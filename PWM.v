==> flow/design.v <==
module PWM(
	input start, stop, clk, reset,
	input [15:0]PERIOD, ACTIVE,
	output pulse
	);
	wire loadReg, loadCNT, isEq0, isEq1;
	datapath DP(PERIOD, ACTIVE, loadReg, loadCNT, clk, reset, isEq0, isEq1);
	cu	CU(clk, reset, isEq0, isEq1, start, stop, loadReg, loadCNT, pulse);
endmodule
module comparator(
	input [15:0]x,y,
	output isEqual
	);
	assign isEqual = (x==y);
endmodule
module counter(
	input [15:0]d,
	input load, clk, reset,
	output reg [15:0]c);
	always @(posedge clk or posedge reset) begin
		if(reset) begin
			c <= 16'h0000; 
		end
		else if (load) begin
			c <= d;
		end
		else
			c <= c - 16'h0001;
	end
endmodule
module cu(input clk, reset, 
	input isEq0, isEq1, start, stop,
	output reg loadReg, loadCNT, pulse);
	reg[1:0] state;
	reg[1:0] nextState;
	initial begin
		state <= 2'b00;
	end
	always @(posedge clk or posedge reset) begin
		if(reset) begin
			state <= 2'b00;
		end
		else begin
			state <= nextState;
		end
	end
	always @(*) begin
		nextState = 2'b00;
		loadReg = 1'b0;
		loadCNT = 1'b0;
		pulse = 1'bz;
		case(state)
			0:begin
				loadReg = 1;
				loadCNT = 0;
				pulse = 1'bz;
				if(start) begin
					loadCNT = 1;
					nextState = 1;
				end
			end
			1: begin
				pulse = 0;
				loadReg = 0;
				loadCNT = 0;
				if(stop) begin
					nextState = 0;  
					pulse = 1'bz;
				end
				else if(isEq1)
					nextState = 2;	 
				else
					nextState = 1;	 
			end
			2: begin
				pulse = 1;
				if(stop) begin
					nextState = 0;  
					pulse = 1'bz;
				end
				else if(isEq0) begin
					nextState = 1;  
					loadCNT = 1;
				end
				else
					nextState = 2;  
			end
		endcase 
	end
endmodule
module datapath(
	input [15:0] periodIn, activeIn,
	input loadReg, loadCNT, clk, reset,
	output isEq0, isEq1
);
	wire [15:0]count;
	wire [15:0]PERIOD;
	wire [15:0]ACTIVE;
	register COMP0(periodIn, loadReg, clk, PERIOD);
	register COMP1(activeIn, loadReg, clk, ACTIVE);
	comparator cmp0(16'h0000, count, isEq0);	 
	comparator cmp1(ACTIVE, count, isEq1);		 
	counter CNT(PERIOD-4'h0001,loadCNT, clk, reset, count);  
endmodule
module register (
	input [15:0]d,
	input load, clk,
	output reg [15:0]q);
	always @(posedge clk) begin
		if(load)
			q <= d;
	end
endmodule
**Tool chain data of PWM**

The steps from the RTL of PWM to its reports follow in flow order.
Lines are those of the file above, counted from 1.
The mark - stands for no value.

- Top: PWM
- Clock input: clk
- Cell library: sky130hd
- Timing corner: tt_025C_1v80

**After elaboration**

Counts by Yosys on the flattened word-level netlist (proc, flatten, opt, wreduce; memories kept). Register bits leave out memories and registers merged into their read ports (data or address); mux counts leave out enables and synchronous resets folded into registers. Print and check cells are left out.

- Register bits: 50
- Latch bits: 0
- RAM bits: 0
- ROM bits: 0
- Clocked read ports x word width: 0
- Memories kept: 0
- Input port bits: 36
- Output and inout port bits: 1
- Elaborated cells: 26

- Add/sub/neg operators: 2
- $mul: 0
- Div/mod/pow operators: 0
- $lt $le $gt $ge: 0
- Equality and inequality tests: 3
- Shifts and indexed selects: 0
- Muxes and demuxes: 15
- Bitwise operators: 0
- Reductions and logical operators: 2

Operators by type and width:

| operator | count |
|---|---|
| 16-bit by 1-bit subtractor with 16-bit output (second input constant) | 2 |
| 16-bit equality test | 1 |
| 16-bit logical NOT | 1 |
| 16-bit two-way mux | 1 |
| 2-bit two-way mux | 4 |
| 1-bit two-way mux | 7 |
| 2-bit case mux with 3-bit select | 1 |
| 1-bit case mux with 2-bit select | 2 |
| 2-bit by 1-bit equality test with 1-bit output (second input constant) | 1 |
| 2-bit equality test (second input constant) | 1 |
| 2-bit logical NOT | 1 |

**Depth**

Depth = most cells in a row (Yosys ltp): at word level without a register or memory, in the mapped netlist without a sequential cell, where the memories' decode and read muxes count.

- Depth after elaboration: 5
- ABC_AREA: 0
- Mapped depth: 13
- Mapped depth without buffers: 11

**Synthesis result**

Yosys stat after the flow's synthesis: flattened, memories mapped to cells. It holds for the ABC_AREA given above (unset counts as 0); a run with the other value may have another netlist.

Cell types:

| cell | count | total area (um^2) |
|---|---|---|
| sky130_fd_sc_hd__edfxtp_1 | 32 | 960.922 |
| sky130_fd_sc_hd__dfrtp_1 | 18 | 450.432 |
| sky130_fd_sc_hd__xnor2_1 | 29 | 253.994 |
| sky130_fd_sc_hd__xor2_1 | 12 | 105.101 |
| sky130_fd_sc_hd__nor2_1 | 17 | 63.811 |
| sky130_fd_sc_hd__nand2_1 | 16 | 60.058 |
| sky130_fd_sc_hd__a21oi_1 | 11 | 55.053 |
| sky130_fd_sc_hd__mux2i_1 | 4 | 40.038 |
| sky130_fd_sc_hd__nor3_1 | 8 | 40.038 |
| sky130_fd_sc_hd__or3_1 | 6 | 37.536 |
| sky130_fd_sc_hd__nand4_1 | 5 | 31.28 |
| sky130_fd_sc_hd__nor4b_1 | 3 | 26.275 |
| sky130_fd_sc_hd__o21ai_0 | 5 | 25.024 |
| sky130_fd_sc_hd__nand4b_4 | 1 | 23.773 |
| sky130_fd_sc_hd__o31ai_4 | 1 | 21.27 |
| sky130_fd_sc_hd__a2111oi_2 | 1 | 15.014 |
| sky130_fd_sc_hd__nand3b_1 | 2 | 15.014 |
| sky130_fd_sc_hd__or4_1 | 2 | 15.014 |

Not listed: further types 18, cells in them 24.

- Standard cells after synthesis: 197
- Mapped area: 2,418.6 um^2
- Area of sequential cells: 1,411.4 um^2
- Flip-flops: 50
- Buffer cells: 4

The figures by module come from a second, unflattened synthesis with its own total; it is not the netlist above.

- Cells (unflattened synthesis): 217
- Area (unflattened synthesis): 2,582.5 um^2

Each row is one instance without its submodules.

By module:

| module | instances | cells | area (um^2) |
|---|---|---|---|
| register | 2 | 16 | 480.5 |
| counter | 1 | 88 | 859.6 |
| comparator | 2 | 21 | 177.7 |
| datapath | 1 | 41 | 274.0 |
| cu | 1 | 14 | 132.6 |
| PWM | 1 | 0 | 0.0 |

**Path before layout**

Source: OpenSTA report_checks on the synthesized netlist (no wires, ideal clock, input and output delay 20% of the period each), path of least setup slack; recovery checks are left aside. Register names are those of the netlist, which keeps one name where synthesis merged equal registers.

- Kind: register to register
- From: register DP.CNT.c[5]
- To: register DP.CNT.c[4]
- Clock period: 3.18 ns
- Library setup time: 0.126 ns
- Time at the first pin: 0.000 ns
- Arrival time: 2.708 ns
- Required time: 3.054 ns
- Setup slack: 0.345 ns
- Delay of the path: 2.834 ns
- Stages on the path: 10
- Buffers on the path: 1
- Period reached after synthesis: 2.835 ns

"delay of the path" is the arrival time less input delay plus setup time.
"stages on the path" counts driving pins, that of a launching flip-flop among them; a cell with two outputs on the path counts twice.
"period reached after synthesis" = period - worst setup slack (recovery checks aside). The figure is calculated, with input and output delays left at 20% of the set period.
Between the ends stands the longest chain of elaborated cells between them, by number of cells; it is not shown to be the way that was timed. Of several equally long chains one is given.
Each line given opens the expression or statement behind the cell; cells for indexed reads and writes are added by Yosys, which also makes memories of some case tables.
At most two assigning lines are given for a register; there are more.

- Cell sequence: sky130_fd_sc_hd__dfrtp_1 -> sky130_fd_sc_hd__or3_4 -> sky130_fd_sc_hd__nand4b_4 -> sky130_fd_sc_hd__o31ai_4 -> sky130_fd_sc_hd__buf_6 -> sky130_fd_sc_hd__mux2i_1 -> sky130_fd_sc_hd__ha_1 -> sky130_fd_sc_hd__inv_1 -> sky130_fd_sc_hd__or3_1 -> sky130_fd_sc_hd__a311o_1
- Cells in the longest elaborated chain: 5

Ends and longest elaborated chain, after synthesis:

| what | line | source |
|---|---|---|
| start: declaration | 19 | `output reg [15:0]c);` |
| start: assignment | 25 | `c <= d;` |
| start: assignment | 28 | `c <= c - 16'h0001;` |
| 16-bit logical NOT | 14 | `assign isEqual = (x==y);` |
| 1-bit two-way mux | 81 | `else if(isEq0) begin` |
| 1-bit two-way mux | 77 | `if(stop) begin` |
| 1-bit case mux with 2-bit select | 52 | `case(state)` |
| 16-bit two-way mux | 24 | `else if (load) begin` |
| end: assignment | 25 |  |
| end: assignment | 28 |  |
| end: declaration | 19 |  |

**Path in the finished layout**

From the final timing report of run 1: the path of least setup slack in the routed layout; clock arrival at registers is part of the times.

- Kind: register to register
- From: register DP.CNT.c[5]
- To: register DP.CNT.c[14]
- Clock period: 3.18 ns
- Library setup time: 0.07 ns
- Time at the first pin: 0.29 ns
- Arrival time: 2.88 ns
- Required time: 3.40 ns
- Setup slack: 0.53 ns
- Stages on the path: 12
- Buffers on the path: 0

Between the ends stands the longest chain of elaborated cells between them, by number of cells; it is not shown to be the way that was timed. Of several equally long chains one is given.
At most two assigning lines are given for a register; there are more.

- Cell sequence: sky130_fd_sc_hd__dfrtp_2 -> sky130_fd_sc_hd__or3_4 -> sky130_fd_sc_hd__nand4b_4 -> sky130_fd_sc_hd__o31ai_4 -> sky130_fd_sc_hd__mux2i_2 -> sky130_fd_sc_hd__ha_4 -> sky130_fd_sc_hd__inv_4 -> sky130_fd_sc_hd__a21oi_2 -> sky130_fd_sc_hd__and4_1 -> sky130_fd_sc_hd__xor2_1 -> sky130_fd_sc_hd__nor2_1 -> sky130_fd_sc_hd__a21oi_1
- Cells in the longest elaborated chain: 5

Ends and longest elaborated chain, after layout:

| what | line | source |
|---|---|---|
| start: declaration | 19 | `output reg [15:0]c);` |
| start: assignment | 25 | `c <= d;` |
| start: assignment | 28 | `c <= c - 16'h0001;` |
| 16-bit logical NOT | 14 | `assign isEqual = (x==y);` |
| 1-bit two-way mux | 81 | `else if(isEq0) begin` |
| 1-bit two-way mux | 77 | `if(stop) begin` |
| 1-bit case mux with 2-bit select | 52 | `case(state)` |
| 16-bit two-way mux | 24 | `else if (load) begin` |
| end: assignment | 25 |  |
| end: assignment | 28 |  |
| end: declaration | 19 |  |

Wiki page: PWM / flow data

Flow measurements of PWM on sky130hd: 2 stored runs with different settings, listed in no order. Input and output delays are each 20% of the period that was set; the output load is 0.01 pF.
"period achieved" means the clock period less the worst setup slack. The figure is calculated, with input and output delays left at 20% of the set period.
By "worst setup path time" is meant the share of the clock period that the worst setup path is allowed (20% is reserved at inputs, 20% at outputs), minus its slack. Clock arrival times at its registers enter into it.
By "power consumption" is meant OpenSTA's value without simulated activity: inputs other than the clock are taken to toggle once in ten clock periods, and the tool carries that through the logic.

### Run 1

==> flow/run.sh <==
#!/bin/bash
# the make line also repeats the synthesis and layout settings of config.mk as NAME=value (left out here)
make -C /OpenROAD-flow-scripts/flow DESIGN_CONFIG=/design/flow/config.mk WORK_HOME=/design/flow/orfs CLKGATE_MAP_FILE= finish
==> flow/config.mk <==
export PLATFORM = sky130hd
export DESIGN_NAME = PWM
export DESIGN_NICKNAME = PWM
export VERILOG_FILES = /design/flow/design.v
export SDC_FILE = /design/flow/constraint.sdc
export NUM_CORES = 4
export LEC_CHECK = 0
export CAP_MARGIN = 20
export CORE_MARGIN = 2
export CORE_UTILIZATION = 40
export SETUP_SLACK_MARGIN = 0.66
export SLEW_MARGIN = 20
==> flow/constraint.sdc <==
create_clock -name core_clock -period 3.18 [get_ports {clk}]
set_input_delay 0.6360 -clock core_clock [delete_from_list [all_inputs] [get_ports {clk}]]
set_output_delay 0.6360 -clock core_clock [all_outputs]
set_load 0.01 [all_outputs]

Results of run 1:
- Netlist area reported by Yosys: 2,418.6 um^2
- Area of the standard cells in the finished layout: 3,120.5 um^2
- Full die area: 6,684.7 um^2
- Power consumption: 1.994 mW
- Worst setup path time: 2.65 ns
- Critical path kind: register to register
- Post-route worst hold slack: 0.600 ns
- Period achieved: 2.655 ns
- Utilization: 0.53
- Setup slack of the critical path: 0.525 ns
- Setup total negative slack: 0.000 ns

### Run 2

==> flow/run.sh <==
#!/bin/bash
# the make line also repeats the synthesis and layout settings of config.mk as NAME=value (left out here)
make -C /OpenROAD-flow-scripts/flow DESIGN_CONFIG=/design/flow/config.mk WORK_HOME=/design/flow/orfs CLKGATE_MAP_FILE= finish
==> flow/config.mk <==
export PLATFORM = sky130hd
export DESIGN_NAME = PWM
export DESIGN_NICKNAME = PWM
export VERILOG_FILES = /design/flow/design.v
export SDC_FILE = /design/flow/constraint.sdc
export NUM_CORES = 4
export LEC_CHECK = 0
export CAP_MARGIN = 10
export CELL_PAD_IN_SITES_DETAIL_PLACEMENT = 0
export CORE_ASPECT_RATIO = 1.89
export CORE_MARGIN = 2
export CORE_UTILIZATION = 30
export CTS_CLUSTER_DIAMETER = 152
export CTS_CLUSTER_SIZE = 79
export GPL_ROUTABILITY_DRIVEN = 1
export GPL_TIMING_DRIVEN = 0
export MAX_ROUTING_LAYER = met5
export MIN_ROUTING_LAYER = met2
export PLACE_DENSITY_LB_ADDON = 0.29
export SLEW_MARGIN = 35
==> flow/constraint.sdc <==
create_clock -name core_clock -period 4.43 [get_ports {clk}]
set_input_delay 0.8860 -clock core_clock [delete_from_list [all_inputs] [get_ports {clk}]]
set_output_delay 0.8860 -clock core_clock [all_outputs]
set_load 0.01 [all_outputs]

Results of run 2:
- Utilization: 0.39
- Power consumption: 1.478 mW
- Full die area: 8,832.9 um^2
- Post-route worst hold slack: 0.486 ns
- Area of the standard cells in the finished layout: 3,096.7 um^2
- Worst setup path time: 2.61 ns
- Critical path kind: input to register
- Netlist area reported by Yosys: 2,418.6 um^2
- Setup total negative slack: 0.000 ns
- Period achieved: 3.495 ns
- Setup slack of the critical path: 0.935 ns
